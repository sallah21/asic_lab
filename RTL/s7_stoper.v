==> flow/design.v <==
module bcd_mux #
(
    parameter DIS_NUM        = 4,
    parameter MLT_CNT = 10
)
(
    input                           clk_i,  
    input                           i_rst,  
    input  [(DIS_NUM*4) - 1:0] i_bcd_data,  
    output [3:0]                    o_bcd_muxed,  
    output [DIS_NUM-1:0]       o_bcd_sel  
);
   reg  [clogb2(MLT_CNT)-1:0] r_sel_counter;
   wire [clogb2(MLT_CNT)-1:0] sel_counter;
   wire                                   allow_display_count;
   always @ (posedge clk_i or negedge i_rst)
        if (!i_rst) r_sel_counter <= 0;
         else
            begin
                if (r_sel_counter == (MLT_CNT-1)) r_sel_counter <= 0;
                else r_sel_counter <= r_sel_counter + 1;    
            end
    reg [clogb2(DIS_NUM)-1:0]  r_display_count;
    wire [clogb2(DIS_NUM)-1:0] display_count;
    assign display_count = (!allow_display_count)? r_display_count :
                            (r_display_count == DIS_NUM)? 0 : r_display_count + 1;
    wire [0:3]                      bcd_out;
    wire [DIS_NUM-1:0]         bcd_sel;
    always @ (posedge clk_i or negedge i_rst)
            if (!i_rst) r_display_count <= 0;
            else
                begin
                    r_display_count <= display_count;
                end
   assign allow_display_count = (r_sel_counter == (MLT_CNT-1)) ? 1 : 0;
   assign bcd_out = i_bcd_data[4*(DIS_NUM - r_display_count - 1)+:4];
   assign o_bcd_muxed = bcd_out;
   assign bcd_sel = {{(DIS_NUM-1){1'b0}},1'b1} << r_display_count;
   assign o_bcd_sel = bcd_sel;
   function automatic integer clogb2;
   input integer value;  
   begin
       value = value - 1;
       for (clogb2 = 0; value > 0; clogb2 = clogb2 + 1) begin
           value = value >> 1;
       end
   end
endfunction 
endmodule    
module decoder
(
    input  [3:0]    i_bcd,  
    output [6:0]    o_segments  
);
  reg [6:0]  segments;  
    always @(i_bcd)
    begin
        case (i_bcd)
                  0 : segments = 7'b0000001;
                  1 : segments = 7'b1001111;
                  2 : segments = 7'b0010010;
                  3 : segments = 7'b0000110;
                  4 : segments = 7'b1001100;
                  5 : segments = 7'b0100100;
                  6 : segments = 7'b0100000;
                  7 : segments = 7'b0001111;
                  8 : segments = 7'b0000000;
                  9 : segments = 7'b0000100;
                  default: segments = 7'b0000000;
        endcase
    end
    assign o_segments = segments; 
endmodule
module s7_display #
(
    parameter DIS_NUM = 4,
    parameter MLT_CNT = 10
)
(
    input                           clk_i,  
    input                           i_rst,  
    input  [(DIS_NUM*4) - 1:0] i_bcd_data,  
    output [6:0]                    o_segments,  
    output [DIS_NUM-1:0]       o_segments_sel  
);
 wire [3:0]              bcd_muxed;
 wire [DIS_NUM-1:0] bcd_sel;
 wire [6:0]              segments;
 bcd_mux #
 (
   .DIS_NUM        (DIS_NUM),
   .MLT_CNT (MLT_CNT)   
 )
 U_bcd_mux
 (
   .clk_i         (clk_i),
   .i_rst         (i_rst),
   .i_bcd_data    (i_bcd_data),
   .o_bcd_muxed   (bcd_muxed),
   .o_bcd_sel     (bcd_sel)
 );
 decoder U_decoder
 (
   .i_bcd           (bcd_muxed),
   .o_segments      (segments)
 );
 assign o_segments = segments;
 assign o_segments_sel = bcd_sel;
 endmodule
module s7_stoper #(
  parameter DIS_NUM = 6
  ) (
  i_clk, i_rst,
  o_segments, o_segments_sel
);
input  i_clk;
input  i_rst;
output [6:0]                o_segments;
output [DIS_NUM-1:0]        o_segments_sel;
wire [23:0] stoper_data;
s7_display #(
  .DIS_NUM(DIS_NUM)
) mod_display (
  .clk_i(i_clk),
  .i_rst(i_rst),
  .i_bcd_data(stoper_data),
  .o_segments(o_segments),
  .o_segments_sel(o_segments_sel)
);
stoper mod_stoper (
  .i_clk(i_clk),
  .i_rst(i_rst),
  .o_bcd_time(stoper_data)
);
endmodule  
module stoper (
    input i_clk,
    input i_rst,
    output [23:0] o_bcd_time
);
reg [23:0] o_bcd_time_r;
reg [9:0] ms_counter;    
reg [5:0] sec_counter;   
reg [3:0] min_counter;   
reg [3:0] ms_hundred;    
reg [3:0] ms_ten;        
reg [3:0] ms_one;        
reg [3:0] sec_ten;       
reg [3:0] sec_one;       
reg [3:0] min_one;       
always @(posedge i_clk or posedge i_rst) begin
    if (i_rst) begin
        ms_counter <= 10'd0;
        sec_counter <= 6'd0;
        min_counter <= 4'd0;
        ms_hundred <= 4'd0;
        ms_ten <= 4'd0;
        ms_one <= 4'd0;
        sec_ten <= 4'd0;
        sec_one <= 4'd0;
        min_one <= 4'd0;
        o_bcd_time_r <= 24'd0;
    end else begin
        ms_counter <= ms_counter + 1;
        if (ms_counter == 10'd999) begin
            ms_counter <= 10'd0;
            sec_counter <= sec_counter + 1;
            if (sec_counter == 6'd59) begin
                sec_counter <= 6'd0;
                min_counter <= min_counter + 1;
                if (min_counter == 4'd9) begin
                    min_counter <= 4'd0;
                end
            end
        end
        ms_hundred <= ms_counter / 100;
        ms_ten <= (ms_counter % 100) / 10;
        ms_one <= ms_counter % 10;
        sec_ten <= sec_counter / 10;
        sec_one <= sec_counter % 10;
        min_one <= min_counter;
        o_bcd_time_r <= {min_one, sec_ten, sec_one, ms_hundred, ms_ten, ms_one};
    end
end
assign o_bcd_time = o_bcd_time_r;
endmodule
# From RTL to reports: s7_stoper
# What the tools print for s7_stoper, step after step.
# Line numbers count from 1 in the design file above.
# Operators carry their Yosys type and port widths (W data, S select, Z words).
# The mark -- stands for no value.
dict set report inputs {
  design {s7_stoper}
  clk_port {i_clk}
  cell_library {sky130hd}
  pvt_corner {tt_025C_1v80}
}

# Elaborated design
# Yosys after proc, flatten, opt, wreduce and memory -nomap, before mapping. Enables and synchronous resets that opt folds into registers are not counted as muxes. Memory bits, and registers merged into a memory's read port (data or address), are not among the register bits. Print and check cells are not counted. Equal cells are merged and count once.
# Memory sizes are those after Yosys's memory passes, which may raise the word count (mostly to a power of two), join words into wider ones and drop unused or constant bits.
dict set report classes {
  addsub 7
  div 6
  n_eq 5
  n_shift 2
  muxes 6
  reduce_logical 1
}
# cell n
set ops {}
lappend ops {{$div A10 B7 Y32 const B} 1}
lappend ops {{$mod A10 B7 Y32 const B} 1}
lappend ops {{$mod A10 B4 Y32 const B} 1}
lappend ops {{$div A32 B4 Y32 const B} 1}
lappend ops {{$div A6 B4 Y32 const B} 1}
lappend ops {{$mod A6 B4 Y32 const B} 1}
lappend ops {{$shiftx A24 B7 Y4} 1}
lappend ops {{$add A10 B1 Y10 const B} 1}
lappend ops {{$eq A10 B10 Y1 const B} 1}
lappend ops {{$mux W10} 1}
lappend ops {{$add A4 B1 Y4 const B} 2}
lappend ops {{$eq A4 B4 Y1 const B} 2}
lappend ops {{$mux W4} 2}
lappend ops {{$shl A1 B3 Y6 const A} 1}
lappend ops {{$add A6 B1 Y6 const B} 1}
lappend ops {{$eq A6 B6 Y1 const B} 1}
lappend ops {{$mux W6} 1}
lappend ops {{$sub A4 B2 Y5 const B} 1}
lappend ops {{$sub A3 B3 Y4 const A} 1}
lappend ops {{$add A3 B1 Y3 const B} 1}
lappend ops {{$eq A3 B3 Y1 const B} 1}
lappend ops {{$mux W3} 1}
lappend ops {{$reduce_and A2 Y1} 1}
lappend ops {{$mux W1} 1}
dict set report bits {
  register_bits 75
  rom_bits 112
  mem_count 1
  in_bits 2
  output_inout_bits 13
}
# memory words width read_ports wr line
set memory_table {}
lappend memory_table {{(no name shown)} 16 7 1 0 58} ;# case (i_bcd)

# Depth
# Yosys ltp: most cells in a row. Word level: on the elaborated netlist, between registers, memories and ports. Mapped: between sequential cells and ports; inverters and the memories' decode and read muxes count.
dict set report logic_depth {
  ltp_word 3
  ABC_AREA 0
  ltp_mapped 28
  ltp_nobuf 25
}

# Synthesis result
# Yosys stat after the flow's synthesis: flattened, memories mapped to cells. It holds for the ABC_AREA given above (unset counts as 0); a run with the other value may have another netlist.
# cell n
set by_type {}
lappend by_type {sky130_fd_sc_hd__dfrtp_1 73}
lappend by_type {sky130_fd_sc_hd__ha_1 24}
lappend by_type {sky130_fd_sc_hd__o21ai_0 59}
lappend by_type {sky130_fd_sc_hd__xnor2_1 33}
lappend by_type {sky130_fd_sc_hd__nand2_1 71}
lappend by_type {sky130_fd_sc_hd__nor2_1 60}
lappend by_type {sky130_fd_sc_hd__a21oi_1 37}
lappend by_type {sky130_fd_sc_hd__nand3_1 32}
lappend by_type {sky130_fd_sc_hd__inv_1 31}
lappend by_type {sky130_fd_sc_hd__nor3_1 19}
lappend by_type {sky130_fd_sc_hd__clkbuf_1 25}
lappend by_type {sky130_fd_sc_hd__mux2i_1 9}
lappend by_type {sky130_fd_sc_hd__a221oi_1 10}
lappend by_type {sky130_fd_sc_hd__and2_1 12}
lappend by_type {sky130_fd_sc_hd__o31ai_1 10}
lappend by_type {sky130_fd_sc_hd__a31oi_1 11}
lappend by_type {sky130_fd_sc_hd__and3_1 11}
lappend by_type {sky130_fd_sc_hd__o211ai_1 9}
# Other cell types: 72; their cells: 196.
dict set report mapped {
  cell_count 732
  synth_area_um2 5988.2
  ff_cells 73
}
# By module: a second synthesis without flattening, with its own total; a netlist apart from the flattened one above.
dict set report hier_totals {
  hier_cells 701
  hier_area_um2 5993.2
}
# Rows give one instance, submodules left out.
# module instances n_cells area_um2
set by_module {}
lappend by_module {stoper 1 588 5069.9}
lappend by_module {bcd_mux 1 88 747.0}
lappend by_module {decoder 1 25 176.4}
lappend by_module {{s7_display (DIS_NUM=6)} 1 0 0.0}
lappend by_module {s7_stoper 1 0 0.0}

# Timing after synthesis
# Path of least setup slack by OpenSTA after synthesis, without wires, with an ideal clock, recovery checks aside; 20% of the period is set as input and as output delay. Where synthesis merged equal registers, the netlist keeps one of their names.
dict set report synth_path {
  path_kind {register -> register}
  start {reg mod_stoper.ms_counter[6]}
  end {reg mod_stoper.ms_ten[0]}
  clock_period_ps 7450
  setup_ps 137
  launch_ps 0
  arrival_time_ps 6425
  setup_slack_ps 888
  delay_ps 6562
  stages 25
  path_buffers 1
  period_less_setup_slack_ps 6562
}
# "delay_ps" is the arrival time less input delay plus setup time.
# "stages" counts driving pins, that of a launching flip-flop among them; a cell with two outputs on the path counts twice.
# "period_less_setup_slack_ps" = period - worst setup slack (recovery checks aside). The figure is calculated, with input and output delays left at 20% of the set period.
# The rows between start and end are the longest chain of elaborated cells between them; the timing report does not say that the signal goes this way. Where chains are equally long, one stands for them.
# Each line given opens the expression or statement behind the cell; cells for indexed reads and writes are added by Yosys, which also makes memories of some case tables.
# A register here has more assigning lines than the two given.
dict set report synth_via {
  path_cell_list {sky130_fd_sc_hd__dfrtp_1 -> sky130_fd_sc_hd__buf_2 -> sky130_fd_sc_hd__inv_1 -> sky130_fd_sc_hd__ha_1 -> sky130_fd_sc_hd__o31ai_2 -> sky130_fd_sc_hd__inv_1 -> sky130_fd_sc_hd__ha_1 -> sky130_fd_sc_hd__o41a_1 -> sky130_fd_sc_hd__o32ai_1 -> sky130_fd_sc_hd__o32ai_2 -> sky130_fd_sc_hd__xnor2_1 -> sky130_fd_sc_hd__a311o_1 -> sky130_fd_sc_hd__a2111oi_4 -> sky130_fd_sc_hd__a32oi_2 -> sky130_fd_sc_hd__a221oi_2 -> sky130_fd_sc_hd__o21ai_1 -> sky130_fd_sc_hd__or4_1 -> sky130_fd_sc_hd__o211a_2 -> sky130_fd_sc_hd__a311o_1 -> sky130_fd_sc_hd__o21a_1 -> sky130_fd_sc_hd__or3_1 -> sky130_fd_sc_hd__a31o_1 -> sky130_fd_sc_hd__and3_4 -> sky130_fd_sc_hd__a211oi_1 -> sky130_fd_sc_hd__o211ai_1}
  elab_chain_cells 2
  cone_cells 2
}
# element line
set synth_rtl {}
lappend synth_rtl {{start, declared} 142} ;# reg [9:0] ms_counter;
lappend synth_rtl {{start, assigned} 153} ;# ms_counter <= 10'd0;
lappend synth_rtl {{start, assigned} 164} ;# ms_counter <= ms_counter + 1;
lappend synth_rtl {{$mod A10 B7 Y32} 177} ;# ms_ten <= (ms_counter % 100) / 10;
lappend synth_rtl {{$div A32 B4 Y32} 177}
lappend synth_rtl {{end, assigned} 157} ;# ms_ten <= 4'd0;
lappend synth_rtl {{end, assigned} 177}
lappend synth_rtl {{end, declared} 146} ;# reg [3:0] ms_ten;

# Timing after layout
# Path of least setup slack in the final report of record 1 (OpenROAD, finished layout, wires in). Where an end is a register, its clock arrival counts in the times.
# The report prints the path's times to 10 ps; the period is as set.
dict set report layout_path {
  path_kind {register -> register}
  start {reg mod_stoper.ms_counter[6]}
  end {reg mod_stoper.ms_ten[1]}
  clock_period_ps 5320
  setup_ps 60
  launch_ps 330
  arrival_time_ps 6080
  setup_slack_ps -490
  stages 26
  path_buffers 2
}
# The rows between start and end are the longest chain of elaborated cells between them; the timing report does not say that the signal goes this way. Where chains are equally long, one stands for them.
# A register here has more assigning lines than the two given.
dict set report layout_via {
  path_cell_list {sky130_fd_sc_hd__dfrtp_2 -> sky130_fd_sc_hd__inv_6 -> sky130_fd_sc_hd__ha_4 -> sky130_fd_sc_hd__o31ai_4 -> sky130_fd_sc_hd__inv_2 -> sky130_fd_sc_hd__ha_4 -> sky130_fd_sc_hd__o41a_1 -> sky130_fd_sc_hd__buf_6 -> sky130_fd_sc_hd__nor3_2 -> sky130_fd_sc_hd__mux2i_1 -> sky130_fd_sc_hd__a2111o_1 -> sky130_fd_sc_hd__a211o_1 -> sky130_fd_sc_hd__and2_4 -> sky130_fd_sc_hd__a32oi_4 -> sky130_fd_sc_hd__a211oi_4 -> sky130_fd_sc_hd__or2_4 -> sky130_fd_sc_hd__or4_4 -> sky130_fd_sc_hd__o211a_4 -> sky130_fd_sc_hd__buf_6 -> sky130_fd_sc_hd__a21o_1 -> sky130_fd_sc_hd__o211a_1 -> sky130_fd_sc_hd__a32oi_2 -> sky130_fd_sc_hd__o211ai_4 -> sky130_fd_sc_hd__maj3_2 -> sky130_fd_sc_hd__or2_1 -> sky130_fd_sc_hd__nand3_1}
  elab_chain_cells 2
  cone_cells 2
}
# element line
set layout_rtl {}
lappend layout_rtl {{start, declared} 142} ;# reg [9:0] ms_counter;
lappend layout_rtl {{start, assigned} 153} ;# ms_counter <= 10'd0;
lappend layout_rtl {{start, assigned} 164} ;# ms_counter <= ms_counter + 1;
lappend layout_rtl {{$mod A10 B7 Y32} 177} ;# ms_ten <= (ms_counter % 100) / 10;
lappend layout_rtl {{$div A32 B4 Y32} 177}
lappend layout_rtl {{end, assigned} 157} ;# ms_ten <= 4'd0;
lappend layout_rtl {{end, assigned} 177}
lappend layout_rtl {{end, declared} 146} ;# reg [3:0] ms_ten;

; Flow measurements of s7_stoper on sky130hd: 2 stored runs with different settings, listed in no order. Input and output delays are each 20% of the period that was set; the output load is 0.01 pF.
; "period_reached_ps" = clock period - worst setup slack. The figure is calculated, with input and output delays left at 20% of the set period.
; "worst_path_allowed_less_slack_ps" is the time allowed to the run's worst setup path (the clock period less input and output delay, where it has them) less its slack. Clock arrival times count: a late capture clock shortens it, a late launch clock lengthens it.
; By "totalPower_mw" is meant OpenSTA's value without simulated activity: inputs other than the clock are taken to toggle once in ten clock periods, and the tool carries that through the logic.
; "worst_path_allowed_less_slack_ps" is known to 10 ps.

[record 1: settings]
period_ns = 5.32
CORE_UTILIZATION = 27
SETUP_SLACK_MARGIN = -0.02
PLACE_DENSITY = 0.58
CORE_ASPECT_RATIO = 1.27
CAP_MARGIN = 10
MIN_ROUTING_LAYER = met1
CORE_MARGIN = 2
SLEW_MARGIN = 20
[record 1: results]
totalPower_mw = 1.180
final_hold_ws_ps = 347
synthArea_um2 = 5988.2
fin_util_frac = 0.377
period_reached_ps = 5810
worst_setup_slack_ps = -490
design.die.area_um2 = 23394.7
worst_path_allowed_less_slack_ps = 5810
timing.worst_path_kind = register -> register
timing.setup.tns_ps = -1064
finish.stdcell_area_um2 = 8239.1

[record 2: settings]
period_ns = 5.6
CORE_UTILIZATION = 61
PLACE_DENSITY = 0.65
CORE_ASPECT_RATIO = 1.14
GPL_TIMING_DRIVEN = 0
GPL_ROUTABILITY_DRIVEN = 0
CTS_CLUSTER_DIAMETER = 238
SLEW_MARGIN = 20
CAP_MARGIN = 20
CORE_MARGIN = 2
[record 2: results]
totalPower_mw = 1.010
final_hold_ws_ps = 349
synthArea_um2 = 5988.2
fin_util_frac = 0.785
period_reached_ps = 6224
worst_setup_slack_ps = -624
design.die.area_um2 = 10626.6
worst_path_allowed_less_slack_ps = 6220
timing.worst_path_kind = register -> register
timing.setup.tns_ps = -1352
finish.stdcell_area_um2 = 7503.4
